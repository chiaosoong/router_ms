==> flow/design.v <==
package noc_params;
  typedef enum logic [2:0] {LOCAL, NORTH, SOUTH, WEST, EAST} port_t;
  localparam int PORT_NUM  = 5;
  localparam int PORT_SIZE = (PORT_NUM <= 1) ? 1 : $clog2(PORT_NUM);
  localparam int VC_NUM    = 2;
  localparam int VC_SIZE   = (VC_NUM <= 1) ? 1 : $clog2(VC_NUM);
endpackage : noc_params
module AXI4_LITE_M #(
	parameter WIDTH  = 32,             
	parameter ADDR_W = 32              
) (
  input               M_IRREQ, M_IAWREQ, M_IWREQ,      
  input [ADDR_W-1:0]  M_IARADDR, M_IAWADDR,
  input [WIDTH-1:0]   M_IWDATA,
  input [WIDTH/8-1:0] M_IWSTRB,
  input [2:0]         M_IARPROT, M_IAWPROT,
  output logic [WIDTH-1:0] M_ORDATA,
  output logic             M_ORERROR,
  output logic             M_OWERROR,
  input ACLK, ARESETn,
  input        M_ARREADY,
  output logic M_ARVALID,
  output logic [ADDR_W-1:0] M_ARADDR,
  output logic [2:0]        M_ARPROT,  
  input [WIDTH-1:0] M_RDATA,
  input [1:0]       M_RRESP,           
  input             M_RVALID,
  output logic      M_RREADY,
  input        M_AWREADY,
  output logic M_AWVALID,
  output logic [ADDR_W-1:0] M_AWADDR,
  output logic [2:0]        M_AWPROT,  
  input        M_WREADY,
  output logic M_WVALID,
  output logic [WIDTH-1:0]   M_WDATA,
  output logic [WIDTH/8-1:0] M_WSTRB,
  input [1:0]  M_BRESP,                
  input        M_BVALID,
  output logic M_BREADY
);
localparam RESP_OKAY   = 2'b00;
localparam RESP_EXOKAY = 2'b01;
localparam RESP_SLVERR = 2'b10;
localparam RESP_DECERR = 2'b11;
localparam DATA_PROT  = 3'b000;
localparam INSTR_PROT = 3'b100;
typedef enum logic [1:0] {R_IDLE, R_RADDR, R_RDATA} r_state_type;
typedef enum logic {W_IDLE, W_WDATA} w_state_type;
typedef enum logic {AW_IDLE, AW_WADDR} aw_state_type;
typedef enum logic {B_IDLE, B_RESP} b_state_type;
r_state_type r_current_state, r_next_state;
w_state_type w_current_state, w_next_state;
aw_state_type aw_current_state, aw_next_state;
b_state_type b_current_state, b_next_state;
logic [ADDR_W-1:0] araddr, reg_araddr;
logic [2:0] arprot, reg_arprot;
logic [WIDTH-1:0] rdata, reg_rdata;
logic [1:0] rresp, reg_rresp;
assign M_ORDATA = rdata;
assign M_ARADDR = araddr;
assign M_ARPROT = arprot;
assign M_ORERROR = (rresp == RESP_OKAY) ? 1'b0 : 1'b1;
always_ff @(posedge ACLK) begin
  if (!ARESETn) begin
    r_current_state <= R_IDLE;
    reg_araddr      <= 'h0;
    reg_arprot      <= INSTR_PROT;
    reg_rdata       <= 'h0;
    reg_rresp       <= RESP_OKAY;
  end else begin
    r_current_state <= r_next_state;
    reg_araddr      <= araddr;
    reg_arprot      <= arprot;
    reg_rdata       <= rdata;
    reg_rresp       <= rresp;
  end
end
always_comb begin
  r_next_state = r_current_state;
  araddr       = reg_araddr;
  arprot       = reg_arprot;
  rdata        = reg_rdata;
  rresp        = reg_rresp;
  M_ARVALID    = 1'b0;
  M_RREADY     = 1'b0;
  case (r_current_state)
    R_IDLE: begin
      if (M_IRREQ)  r_next_state = R_RADDR;
    end
    R_RADDR: begin
      M_ARVALID = 1'b1;          
      araddr    = M_IARADDR;     
      arprot    = M_IARPROT;
      if (M_ARREADY)             
        r_next_state = R_RDATA;
    end
    R_RDATA: begin
      if (M_RVALID) begin
        M_RREADY = 1'b1;         
        rresp    = M_RRESP;      
        rdata    = M_RDATA;
        r_next_state = R_IDLE;   
      end
    end
    default: ;
  endcase
end
logic [ADDR_W-1:0] awaddr, reg_awaddr;
assign M_AWADDR = awaddr;
logic [2:0] awprot, reg_awprot;
assign M_AWPROT = awprot;
always_ff @(posedge ACLK) begin
  if (!ARESETn) begin
    aw_current_state <= AW_IDLE;
    reg_awaddr       <= 'h0;
    reg_awprot       <= INSTR_PROT;
  end else begin
    aw_current_state <= aw_next_state;
    reg_awaddr       <= awaddr;
    reg_awprot       <= awprot;
  end
end
always_comb begin
  aw_next_state = aw_current_state;
  awaddr        = reg_awaddr;
  awprot        = reg_awprot;
  M_AWVALID     = 1'b0;
  case(aw_current_state)
    AW_IDLE: begin
      if (M_IAWREQ) aw_next_state = AW_WADDR;
    end
    AW_WADDR: begin
      M_AWVALID = 1'b1;        
      awaddr    = M_IAWADDR;   
      awprot    = M_IAWPROT;
      if (M_AWREADY)  aw_next_state = AW_IDLE;   
    end
  endcase
end
logic [WIDTH-1:0] wdata, reg_wdata;
assign M_WDATA = wdata;
logic [WIDTH/8-1:0] wstrb, reg_wstrb;
assign M_WSTRB = wstrb;
always_ff @(posedge ACLK) begin
  if (!ARESETn) begin
    w_current_state <= W_IDLE;
    reg_wdata       <= 'h0;
    reg_wstrb       <= 'hf;
  end else begin
    w_current_state <= w_next_state;
    reg_wdata       <= wdata;
    reg_wstrb       <= wstrb;
  end
end
always_comb begin
  w_next_state = w_current_state;
  wdata        = reg_wdata;
  wstrb        = reg_wstrb;
  M_WVALID     = 1'b0;
  case(w_current_state)
    W_IDLE: begin
      if (M_IWREQ) w_next_state = W_WDATA;
    end
    W_WDATA: begin
      M_WVALID = 1'b1;        
      wdata    = M_IWDATA;    
      wstrb    = M_IWSTRB;
      if (M_WREADY)  w_next_state = W_IDLE;   
    end
  endcase
end
logic [1:0] wresp, reg_wresp;
assign M_OWERROR = (wresp == RESP_OKAY) ? 1'b0 : 1'b1;
always_ff @(posedge ACLK) begin
  if (!ARESETn) begin
    b_current_state <= B_IDLE;
    reg_wresp       <= RESP_OKAY;
  end else begin
    b_current_state <= b_next_state;
    reg_wresp       <= wresp;
  end
end
always_comb begin
  b_next_state = b_current_state;
  wresp        = reg_wresp;
  M_BREADY     = 1'b0;
  case(b_current_state)
    B_IDLE: begin
      if (M_BVALID) b_next_state = B_RESP;
    end
    B_RESP: begin
      M_BREADY = 1'b1;
      wresp    = M_BRESP;
      b_next_state = B_IDLE;   
    end
  endcase
end
endmodule
# ---- Step by step through the tools: AXI4_LITE_M
# The steps from the RTL of AXI4_LITE_M to its reports follow in flow order.
# Lines are those of the file above, counted from 1.
# Operators: Yosys type, input widths -> output width; for muxes data width and select width s.
# Library cell names are shortened.
# A cell with n/a has no value.
dict set report design {
  design {AXI4_LITE_M}
  clock {ACLK}
  library {sky130hd}
  lib_corner {tt_025C_1v80}
}

# ---- Word-level counts
# Source: Yosys, flattened and elaborated, memories not mapped. Widths are those after wreduce. Registers that Yosys merges into a memory's read port (data or address) are not register bits. Print and check cells do not count. Equal cells are merged and count once.
dict set report word_totals {
  wordCells 57
  inputBits 152
  ff_bits 147
  out_inout_bits 145
}
dict set report classes {
  reduce_and_logical 5
  equal 5
  muxes 31
  bitwise 3
}
# operator n
set ops {}
lappend ops {{$pmux 32 s2} 2}
lappend ops {{$mux 32} 3}
lappend ops {{$pmux 1 s2} 6}
lappend ops {{$mux 1} 10}
lappend ops {{$mux 2} 5}
lappend ops {{$pmux 4 s2} 1}
lappend ops {{$ne 2x2->1 const B} 3}
lappend ops {{$logic_not 2->1} 3}
lappend ops {{$pmux 3 s2} 1}
lappend ops {{$pmux 2 s3} 1}
lappend ops {{$reduce_and 4->1} 1}
lappend ops {{$pmux 2 s2} 1}
lappend ops {{$not 1->1} 3}
lappend ops {{$reduce_bool 3->1} 1}
lappend ops {{$mux 3} 1}
lappend ops {{$eq 2x1->1 const B} 1}
lappend ops {{$eq 2x2->1 const B} 1}

# ---- Logic depth
# Depth = most cells in a row (Yosys ltp): at word level without a register or memory, in the mapped netlist without a sequential cell, where the memories' decode and read muxes count.
dict set report logic_depth {
  word_depth 4
  abc_area 0
  ltp_mapped 6
  mapped_depth_nobuf 2
}

# ---- Mapped cells and area
# Source: synth_stat.txt of the flow (Yosys; design flattened, memories mapped). It holds for the ABC_AREA given above (unset counts as 0); a run with the other value may have another netlist.
# The area totals of this step are shown rounded.
# cell_type n type_area_um2
set by_type {}
lappend by_type {dfxtp_1 148 2.96E+03}
lappend by_type {mux2_2 101 1.14E+03}
lappend by_type {and2_1 100 625.6}
lappend by_type {mux2_4 32 480.461}
lappend by_type {nand4_1 34 212.704}
lappend by_type {buf_6 15 168.912}
lappend by_type {nand2_1 37 138.883}
lappend by_type {o21ai_0 26 130.125}
lappend by_type {clkbuf_1 24 90.086}
lappend by_type {o21ai_2 8 70.067}
lappend by_type {mux2_1 5 56.304}
lappend by_type {nand2b_1 6 37.536}
lappend by_type {or2_2 6 37.536}
lappend by_type {buf_2 7 35.034}
lappend by_type {a21oi_1 5 25.024}
lappend by_type {mux2i_1 2 20.019}
lappend by_type {nor2_1 5 18.768}
lappend by_type {buf_4 2 15.014}
# Not listed: further types 6, cells in them 7.
dict set report mapped {
  sequential_area_um2 2963
  stdcells 570
  mapped_area_um2 6309
  buffers 48
  flip_flops 148
}

# ---- Timing after synthesis
# Source: OpenSTA report_checks on the synthesized netlist (no wires, ideal clock, input and output delay 20% of the period each), path of least setup slack; recovery checks are left aside. Register names are those of the netlist, which keeps one name where synthesis merged equal registers.
dict set report synth_timing {
  path_kind {in2out}
  from {input port M_RVALID}
  to {output port M_ORERROR}
  input_delay_ns 0.500
  driving_pins 6
  arrival_time_ns 1.345
  launch_ns 0.500
  required_ns 2.000
  setup_slack_ns 0.655
  path_delay_ns 0.845
  tclk_ns 2.5
  path_buffers 4
  output_delay_ns 0.500
  period_less_setup_slack_ns 1.845
}
# "path_delay_ns" is the arrival time less input delay plus setup time.
# A path that ends at an output port has no setup time.
# "driving_pins" counts driving pins, that of a launching flip-flop among them; a cell with two outputs on the path counts twice.
# "period_less_setup_slack_ns" = period - worst setup slack (recovery checks aside). The figure is calculated, with input and output delays left at 20% of the set period.
# The rows between start and end are the longest chain of elaborated cells between them; the timing report does not say that the signal goes this way. Where chains are equally long, one stands for them.
# A line is the first line of the expression or statement that the cell stems from. Yosys adds cells for indexed reads and writes and turns some case tables into memories.
dict set report synth_via {
  path_cell_list {buf_6 -> and2_4 -> buf_6 -> buf_6 -> buf_6 -> a21oi_2}
  elab_chain_cells 4
  cells_between 4
  cone_lines 3
  cone_classes {mux: 3; reduce/logical: 1}
}
# element line_no
set synth_lines {}
lappend synth_lines {{start: declaration} 27} ;# input             M_RVALID,
lappend synth_lines {{$mux 2} 98} ;# if (M_RVALID) begin
lappend synth_lines {{$mux 2} 86} ;# case (r_current_state)
lappend synth_lines {{$logic_not 2->1} 62} ;# assign M_ORERROR = (rresp == RESP_OKAY) ? 1'b0 : 1'b1;
lappend synth_lines {{$mux 1} 62}
lappend synth_lines {{end: declaration} 18} ;# output logic             M_ORERROR,
# Some nets on the timed path still bear RTL names; the line given drives or declares the net.
# net line_no
set synth_nets {}
lappend synth_nets {M_RREADY 86}

# ---- Path in the finished layout
# From the final timing report of run 1: the path of least setup slack in the routed layout; clock arrival at registers is part of the times.
dict set report layout_timing {
  path_kind {reg2out}
  from {register r_current_state}
  to {output port M_ARADDR[22]}
  driving_pins 6
  output_delay_ns 0.29
  launch_ns 0.41
  required_ns 1.18
  setup_slack_ns -0.49
  path_buffers 4
  tclk_ns 1.47
  arrival_time_ns 1.66
}
# Where an end lacks its bit number, it is one bit of the signal, or one of the new flip-flops if synthesis recoded a state register.
# The rows between start and end are the longest chain of elaborated cells between them; the timing report does not say that the signal goes this way. Where chains are equally long, one stands for them.
dict set report layout_via {
  path_cell_list {dfxtp_4 -> buf_12 -> clkbuf_16 -> buf_4 -> mux2_2 -> buf_2}
  elab_chain_cells 2
  cells_between 2
  cone_lines 1
  cone_classes {eq/ne: 1; mux: 1}
}
# element line_no
set layout_lines {}
lappend layout_lines {{start: declaration} 51} ;# r_state_type r_current_state, r_next_state;
lappend layout_lines {{start: assignment} 65} ;# r_current_state <= R_IDLE;
lappend layout_lines {{start: assignment} 71} ;# r_current_state <= r_next_state;
lappend layout_lines {{$eq 2x1->1} 86} ;# case (r_current_state)
lappend layout_lines {{$mux 32} 86}
lappend layout_lines {{end: declaration} 23} ;# output logic [ADDR_W-1:0] M_ARADDR,

Top module AXI4_LITE_M; platform sky130hd; tools Yosys and OpenROAD; 2 stored runs in no particular order. Input and output delays are each 20% of the period that was set; the output load is 0.01 pF.
"period_less_ws_ns" is the run's clock period less its worst setup slack. It is reckoned from that one timing run; input and output delays stay at 20% of the period that was set.
"worstPathTime_ns" = time allowed to the worst setup path (clock period - input delay - output delay, where it has them) - its slack; a late launch clock adds to it, a late capture clock takes from it.
Measured values are rounded.

[flow] run 1: files
==> flow/run.sh <==
#!/bin/bash
# the make line also repeats the synthesis and layout settings of config.mk as NAME=value (left out here)
make -C /OpenROAD-flow-scripts/flow DESIGN_CONFIG=/design/flow/config.mk WORK_HOME=/design/flow/orfs CLKGATE_MAP_FILE= finish
==> flow/config.mk <==
export PLATFORM = sky130hd
export DESIGN_NAME = AXI4_LITE_M
export DESIGN_NICKNAME = AXI4_LITE_M
export VERILOG_FILES = /design/flow/design.v
export SDC_FILE = /design/flow/constraint.sdc
export NUM_CORES = 4
export LEC_CHECK = 0
export CAP_MARGIN = 20
export CELL_PAD_IN_SITES_DETAIL_PLACEMENT = 1
export CELL_PAD_IN_SITES_GLOBAL_PLACEMENT = 2
export CORE_MARGIN = 2
export CORE_UTILIZATION = 31
export GPL_ROUTABILITY_DRIVEN = 0
export GPL_TIMING_DRIVEN = 1
export MAX_ROUTING_LAYER = met4
export PLACE_DENSITY = 0.84
export SLEW_MARGIN = 5
export TNS_END_PERCENT = 70
==> flow/constraint.sdc <==
create_clock -name core_clock -period 1.47 [get_ports {ACLK}]
set_input_delay 0.2940 -clock core_clock [delete_from_list [all_inputs] [get_ports {ACLK}]]
set_output_delay 0.2940 -clock core_clock [all_outputs]
set_load 0.01 [all_outputs]

[flow] run 1: metrics
[metrics] ys_area_um2 = 6309
[metrics] dieArea_um2 = 21510
[metrics] finalUtil_pct = 59.9
[metrics] setup_ws_ns = -0.488
[metrics] total_negative_slack_ns = -52.42
[metrics] hold_worst_slack_ns = 0.312
[metrics] period_less_ws_ns = 1.958
[metrics] worstPathTime_ns = 1.66
[metrics] worst_setup_path_type = reg2out

[flow] run 2: files
==> flow/run.sh <==
#!/bin/bash
# the make line also repeats the synthesis and layout settings of config.mk as NAME=value (left out here)
make -C /OpenROAD-flow-scripts/flow DESIGN_CONFIG=/design/flow/config.mk WORK_HOME=/design/flow/orfs CLKGATE_MAP_FILE= finish
==> flow/config.mk <==
export PLATFORM = sky130hd
export DESIGN_NAME = AXI4_LITE_M
export DESIGN_NICKNAME = AXI4_LITE_M
export VERILOG_FILES = /design/flow/design.v
export SDC_FILE = /design/flow/constraint.sdc
export NUM_CORES = 4
export LEC_CHECK = 0
export ABC_AREA = 1
export CAP_MARGIN = 20
export CORE_MARGIN = 7
export CORE_UTILIZATION = 24
export CTS_CLUSTER_SIZE = 65
export PLACE_DENSITY_LB_ADDON = 0.23
export SETUP_SLACK_MARGIN = -0.01
export SLEW_MARGIN = 20
==> flow/constraint.sdc <==
create_clock -name core_clock -period 1.08 [get_ports {ACLK}]
set_input_delay 0.2160 -clock core_clock [delete_from_list [all_inputs] [get_ports {ACLK}]]
set_output_delay 0.2160 -clock core_clock [all_outputs]
set_load 0.01 [all_outputs]

[flow] run 2: metrics
[metrics] ys_area_um2 = 6165
[metrics] dieArea_um2 = 30370
[metrics] finalUtil_pct = 55.9
[metrics] setup_ws_ns = -0.574
[metrics] total_negative_slack_ns = -72.01
[metrics] hold_worst_slack_ns = 0.324
[metrics] period_less_ws_ns = 1.654
[metrics] worstPathTime_ns = 1.44
[metrics] worst_setup_path_type = reg2out
