==> flow/design.v <==
package noc_params;
  typedef enum logic [2:0] {LOCAL, NORTH, SOUTH, WEST, EAST} port_t;
  localparam int PORT_NUM  = 5;
  localparam int PORT_SIZE = (PORT_NUM <= 1) ? 1 : $clog2(PORT_NUM);
  localparam int VC_NUM    = 2;
  localparam int VC_SIZE   = (VC_NUM <= 1) ? 1 : $clog2(VC_NUM);
endpackage : noc_params
module DP_RAM #(
	parameter WIDTH  = 8,              
	parameter DEPTH  = 16,             
	parameter ADDR_W = $clog2(DEPTH)   
)(
	input RSTn,
	input WR_CLK, RD_CLK,                  
	input WR_EN, RD_EN,                    
	input [ADDR_W-1:0] WR_ADDR, RD_ADDR,   
	input [WIDTH-1:0]  WR_DATA,            
	output logic [WIDTH-1:0] RD_DATA       
);
logic [WIDTH-1:0] ram_model [0:DEPTH-1];
integer i;
always_ff @(posedge WR_CLK) begin
	if (~RSTn) begin
		for (i = 0; i < DEPTH; i++) begin
			ram_model[i] <= 'h0;
		end
	end else if (WR_EN) ram_model[WR_ADDR] <= WR_DATA;
end
always_ff @(posedge RD_CLK) begin
	if (RD_EN)  RD_DATA <= ram_model[RD_ADDR];
end
endmodule
module SYNC_FIFO #(
	parameter WIDTH  = 8,              
	parameter DEPTH  = 16,             
	parameter PTR_W  = $clog2(DEPTH)   
)(
	input CLK,
	input RSTn,
	input WR_EN, RD_EN,                
	input [WIDTH-1:0] DATA_IN,         
	output FIFO_FULL, FIFO_EMPTY,      
	output [WIDTH-1:0] DATA_OUT        
);
logic [PTR_W-1:0] wr_pointer, rd_pointer;
logic [PTR_W:0] fifo_cnt;
logic ram_wr_en, ram_rd_en;
always_comb begin
  ram_wr_en = 1'b0;
  if (WR_EN && ~FIFO_FULL) begin
    if (RD_EN && (wr_pointer == rd_pointer))
      ram_wr_en = 1'b0;
    else
      ram_wr_en = 1'b1;
  end
end
always_comb begin
  ram_rd_en = 1'b0;
  if (RD_EN && ~FIFO_EMPTY) begin
    if (WR_EN && (wr_pointer == rd_pointer))
      ram_rd_en = 1'b0;
    else
      ram_rd_en = 1'b1;
  end
end
logic [WIDTH-1:0] ram_data_out;
DP_RAM #(
	.WIDTH(WIDTH),
	.DEPTH(DEPTH),
	.ADDR_W(PTR_W)
) u0_dp_ram (
	.RSTn(RSTn),
	.WR_CLK(CLK),
	.RD_CLK(CLK),
	.WR_EN(ram_wr_en),
	.RD_EN(ram_rd_en),
	.WR_ADDR(wr_pointer),
	.RD_ADDR(rd_pointer),
	.WR_DATA(DATA_IN),
	.RD_DATA(ram_data_out)
);
always_ff @(posedge CLK) begin
  if (!RSTn) {rd_pointer, wr_pointer, fifo_cnt} <= 0;
  else begin
    case ({WR_EN, RD_EN})
      2'b10: if (!FIFO_FULL) begin
        wr_pointer <= wr_pointer + 1;
        fifo_cnt   <= fifo_cnt + 1;
      end
      2'b01: if (!FIFO_EMPTY) begin
        rd_pointer <= rd_pointer + 1;
        fifo_cnt   <= fifo_cnt - 1;
      end
      2'b11: begin
        wr_pointer <= wr_pointer + 1;
        rd_pointer <= rd_pointer + 1;
      end
      default: begin
        {rd_pointer, wr_pointer, fifo_cnt} <= {rd_pointer, wr_pointer, fifo_cnt};
      end
    endcase
  end
end
assign FIFO_FULL  = (fifo_cnt == 2**PTR_W);
assign FIFO_EMPTY = (fifo_cnt == 'h0);
logic bypass_en, bypass_en_reg;
assign bypass_en = (wr_pointer == rd_pointer) && RD_EN && WR_EN;
logic [WIDTH-1:0] data_in_reg;
always_ff @(posedge CLK) begin
  if (!RSTn) begin
    data_in_reg   <= 'h0;
    bypass_en_reg <= 1'b0;
  end
  else begin
    data_in_reg   <= DATA_IN;
    bypass_en_reg <= bypass_en;
  end
end
assign DATA_OUT = bypass_en_reg ? data_in_reg : ram_data_out;
endmodule
== Step by step through the tools: SYNC_FIFO ==
Tool output for the design above, in the order of the flow.
Lines are those of the file above, counted from 1.
Operators: Yosys type, input widths -> output width; for muxes data width and select width s.
Cell names lack the library's common part.
The mark -- stands for no value.

* Top module: SYNC_FIFO
* Clock input: CLK
* Standard-cell library: sky130hd
* Library corner: tt_025C_1v80

== Word-level counts ==
Yosys after proc, flatten, opt, wreduce and memory -nomap, before mapping. Memory bits, and registers merged into a memory's read port (data or address), are not among the register bits. Print and check cells are not counted. Equal cells are merged and count once.
Memory sizes are those after Yosys's memory passes, which may raise the word count (mostly to a power of two), join words into wider ones and drop unused or constant bits.

* Add/sub/neg operators: 4
* Eq/ne operators: 7
* Mux-type cells: 19
* Bitwise gates (word level): 2
* Reductions and logical operators: 12

{| class="wikitable"
|+ Operator list
! cell !! number
|-
| $mux 8 || 3
|-
| $pmux 4 s2 || 2
|-
| $mux 4 || 4
|-
| $pmux 5 s2 || 1
|-
| $mux 5 || 2
|-
| $add 4x1->4 const B || 2
|-
| $mux 1 || 7
|-
| $reduce_bool 2->1 || 3
|-
| $logic_and 1x1->1 || 5
|-
| $add 5x1->5 const B || 1
|-
| $sub 5x1->5 const B || 1
|-
| $eq 5x5->1 const B || 1
|-
| $logic_not 5->1 || 1
|-
| $eq 2x2->1 const B || 2
|-
| $ne 2x2->1 const B || 2
|-
| $reduce_and 2->1 || 2
|-
| $eq 4x4->1 || 1
|-
| $reduce_and 3->1 || 1
|-
| $not 1->1 || 2
|-
| $eq 2x1->1 const B || 1
|}

* Register bits after elaboration: 22
* Bits in writable memories: 128
* Memories: 1
* Input port bits: 12
* Output and inout port bits: 10
* Elaborated cells: 50

{| class="wikitable"
|+ Memory list
! memory !! depth !! bits a word !! line !! text
|-
| u0_dp_ram.ram_model || 16 || 8 || 20 || <nowiki>logic [WIDTH-1:0] ram_model [0:DEPTH-1];</nowiki>
|}

== Logic depth ==
Depth = most cells in a row (Yosys ltp): at word level without a register or memory, in the mapped netlist without a sequential cell, where the memories' decode and read muxes count.

* Depth after elaboration: 6
* ABC_AREA: 0
* Gate-level depth with buffers: 7

== After synthesis ==
The flow's flattened synthesis, as Yosys stat reports it; memories are mapped. The netlist is that of the ABC_AREA named above (0 if unset); the other value can give another one.
The area totals of this step are shown rounded.

{| class="wikitable"
|+ Cells by type
! type !! number !! total area (um2)
|-
| edfxtp_1 || 136 || 4.08E+03
|-
| mux4_2 || 33 || 743.213
|-
| nor2_1 || 146 || 548.026
|-
| dfxtp_1 || 22 || 440.422
|-
| nand2_1 || 44 || 165.158
|-
| ha_1 || 8 || 100.096
|-
| o22ai_1 || 16 || 100.096
|-
| and2_1 || 15 || 93.84
|-
| mux2_2 || 8 || 90.086
|-
| o21ai_0 || 18 || 90.086
|-
| buf_2 || 17 || 85.082
|-
| nand3_1 || 14 || 70.067
|-
| xnor2_1 || 7 || 61.309
|-
| o2111ai_2 || 4 || 60.058
|-
| clkbuf_1 || 12 || 45.043
|-
| o31ai_1 || 6 || 45.043
|-
| nand2b_1 || 6 || 37.536
|-
| inv_1 || 8 || 30.029
|}

Other cell types: 25; their cells: 41.

* Cell count: 561
* Synthesis area: 0.007237 mm2
* Sequential area: 0.004524 mm2
* Mapped flip-flops: 158

By module: a second synthesis without flattening, with its own total; a netlist apart from the flattened one above.

* Cell total of the unflattened synthesis: 502
* Area (unflattened synthesis): 0.007326 mm2

Each row is one instance without its submodules.

{| class="wikitable"
|+ By module
! module !! times used !! cells !! area (mm2)
|-
| DP_RAM || 1 || 383 || 0.006173
|-
| SYNC_FIFO || 1 || 119 || 0.001152
|}

== Timing after synthesis ==
OpenSTA on the mapped netlist: ideal clock, no wires. The path of least setup slack (recovery checks aside). Input and output delay are each 20% of the period. Register names are those of the netlist, which keeps one name where synthesis merged equal registers.

* Kind: in2reg
* Start: in WR_EN
* End: mem u0_dp_ram.ram_model[10][0]
* Clock period: 3580 ps
* Input delay: 716 ps
* Library setup time: 384 ps
* Time at the first pin: 716 ps
* Data arrival time: 2005 ps
* Required time: 3196 ps
* Path slack: 1191 ps
* Path delay: 1673 ps
* Stages: 5
* Path buffers: 1
* Period reached after synthesis: 2389 ps

"path delay" is the arrival time less input delay plus setup time.
"stages": output pins that drive a net of the path, with the launching flip-flop's if there is one; two outputs of one cell count as two.
"period reached after synthesis" is the clock period less the worst setup slack; recovery checks do not enter. This is arithmetic on one report: input and output delays are still those of the set period (20% each).
Between the ends stands the longest chain of elaborated cells between them, by number of cells; it is not shown to be the way that was timed. Of several equally long chains one is given.
Each line given opens the expression or statement behind the cell; cells for indexed reads and writes are added by Yosys, which also makes memories of some case tables.
Only ways into the end's enable, where the timed path ends, are counted here.

* Path through: inv_1 -> a21oi_2 -> buf_2 -> nand3_1 -> o21ai_0
* Cells in the longest elaborated chain: 4
* Elaborated cells between the ends (all ways): 6
* Source lines of those cells: 3

{| class="wikitable"
|+ Ends and longest elaborated chain, after synthesis
! element !! line !! text
|-
| start: declaration || 40 || <nowiki>input WR_EN, RD_EN,</nowiki>
|-
| $logic_and 1x1->1 || 50 || <nowiki>if (WR_EN && ~FIFO_FULL) begin</nowiki>
|-
| $mux 1 || 50 ||
|-
| $mux 4 || 27 || <nowiki>end else if (WR_EN) ram_model[WR_ADDR] <= WR_DATA;</nowiki>
|-
| $mux 4 || 23 || <nowiki>if (~RSTn) begin</nowiki>
|-
| end: declaration || 20 || <nowiki>logic [WIDTH-1:0] ram_model [0:DEPTH-1];</nowiki>
|}

== Path in the finished layout ==
Path of least setup slack in the final report of run 1 (OpenROAD, finished layout, wires in). Where an end is a register, its clock arrival counts in the times.
The path's times are printed in steps of 10 ps; the period is the one set.

* Kind: reg2out
* Start: reg fifo_cnt[3]
* End: out FIFO_EMPTY
* Clock period: 1890 ps
* External output delay: 380 ps
* Time at the first pin: 420 ps
* Data arrival time: 1600 ps
* Required time: 1510 ps
* Path slack: -90 ps
* Stages: 4
* Path buffers: 1

Between the ends stands the longest chain of elaborated cells between them, by number of cells; it is not shown to be the way that was timed. Of several equally long chains one is given.

* Path through: dfxtp_1 -> or4_4 -> nor2_4 -> buf_6
* Cells in the longest elaborated chain: 1
* Elaborated cells between the ends (all ways): 1
* Source lines of those cells: 1

{| class="wikitable"
|+ Ends and longest elaborated chain, after layout
! element !! line !! text
|-
| start: declaration || 46 || <nowiki>logic [PTR_W:0] fifo_cnt;</nowiki>
|-
| start: assignment || 88 || <nowiki>fifo_cnt   <= fifo_cnt + 1;</nowiki>
|-
| start: assignment || 92 || <nowiki>fifo_cnt   <= fifo_cnt - 1;</nowiki>
|-
| $logic_not 5->1 || 105 || <nowiki>assign FIFO_EMPTY = (fifo_cnt == 'h0);</nowiki>
|-
| end: declaration || 42 || <nowiki>output FIFO_FULL, FIFO_EMPTY,</nowiki>
|}

Lab notebook: SYNC_FIFO

Below are 2 stored runs of the flow (Yosys, OpenROAD; platform sky130hd) on SYNC_FIFO, each with its settings and what was measured, unordered. Constraints: input delay and output delay 20% of the set period each, output load 0.01 pF.
"achieved clock period" is the run's clock period less its worst setup slack. It is reckoned from that one timing run; input and output delays stay at 20% of the period that was set.
Values from the reports are rounded here.

Run 1
==> flow/run.sh <==
#!/bin/bash
# the make line also repeats the synthesis and layout settings of config.mk as NAME=value (left out here)
make -C /OpenROAD-flow-scripts/flow DESIGN_CONFIG=/design/flow/config.mk WORK_HOME=/design/flow/orfs CLKGATE_MAP_FILE= finish
==> flow/config.mk <==
export PLATFORM = sky130hd
export DESIGN_NAME = SYNC_FIFO
export DESIGN_NICKNAME = SYNC_FIFO
export VERILOG_FILES = /design/flow/design.v
export SDC_FILE = /design/flow/constraint.sdc
export NUM_CORES = 4
export LEC_CHECK = 0
export CAP_MARGIN = 20
export CORE_MARGIN = 2
export CORE_UTILIZATION = 25
export MAX_ROUTING_LAYER = met4
export MIN_ROUTING_LAYER = met1
export PLACE_DENSITY_LB_ADDON = 0.03
export SETUP_SLACK_MARGIN = 0.35
export SLEW_MARGIN = 20
export TNS_END_PERCENT = 5
==> flow/constraint.sdc <==
create_clock -name core_clock -period 1.89 [get_ports {CLK}]
set_input_delay 0.3780 -clock core_clock [delete_from_list [all_inputs] [get_ports {CLK}]]
set_output_delay 0.3780 -clock core_clock [all_outputs]
set_load 0.01 [all_outputs]

==> results of run 1 <==
chip area after synthesis (Yosys): 0.007237 mm2
die area: 0.03032 mm2
standard-cell area of the final layout: 0.01012 mm2
worst setup slack after layout: -91 ps
total negative slack: -176 ps
worst hold slack: 513 ps
achieved clock period: 1981 ps

Run 2
==> flow/run.sh <==
#!/bin/bash
# the make line also repeats the synthesis and layout settings of config.mk as NAME=value (left out here)
make -C /OpenROAD-flow-scripts/flow DESIGN_CONFIG=/design/flow/config.mk WORK_HOME=/design/flow/orfs CLKGATE_MAP_FILE= finish
==> flow/config.mk <==
export PLATFORM = sky130hd
export DESIGN_NAME = SYNC_FIFO
export DESIGN_NICKNAME = SYNC_FIFO
export VERILOG_FILES = /design/flow/design.v
export SDC_FILE = /design/flow/constraint.sdc
export NUM_CORES = 4
export LEC_CHECK = 0
export ABC_AREA = 0
export CAP_MARGIN = 20
export CORE_ASPECT_RATIO = 0.72
export CORE_MARGIN = 8
export CORE_UTILIZATION = 63
export CTS_CLUSTER_DIAMETER = 378
export GPL_ROUTABILITY_DRIVEN = 1
export GPL_TIMING_DRIVEN = 0
export MAX_ROUTING_LAYER = met5
export MIN_ROUTING_LAYER = met2
export PLACE_DENSITY_LB_ADDON = 0.16
export SETUP_SLACK_MARGIN = 0.12
export SLEW_MARGIN = 20
export TNS_END_PERCENT = 45
==> flow/constraint.sdc <==
create_clock -name core_clock -period 1.49 [get_ports {CLK}]
set_input_delay 0.2980 -clock core_clock [delete_from_list [all_inputs] [get_ports {CLK}]]
set_output_delay 0.2980 -clock core_clock [all_outputs]
set_load 0.01 [all_outputs]

==> results of run 2 <==
did not finish, routing stopped with GRT-0232
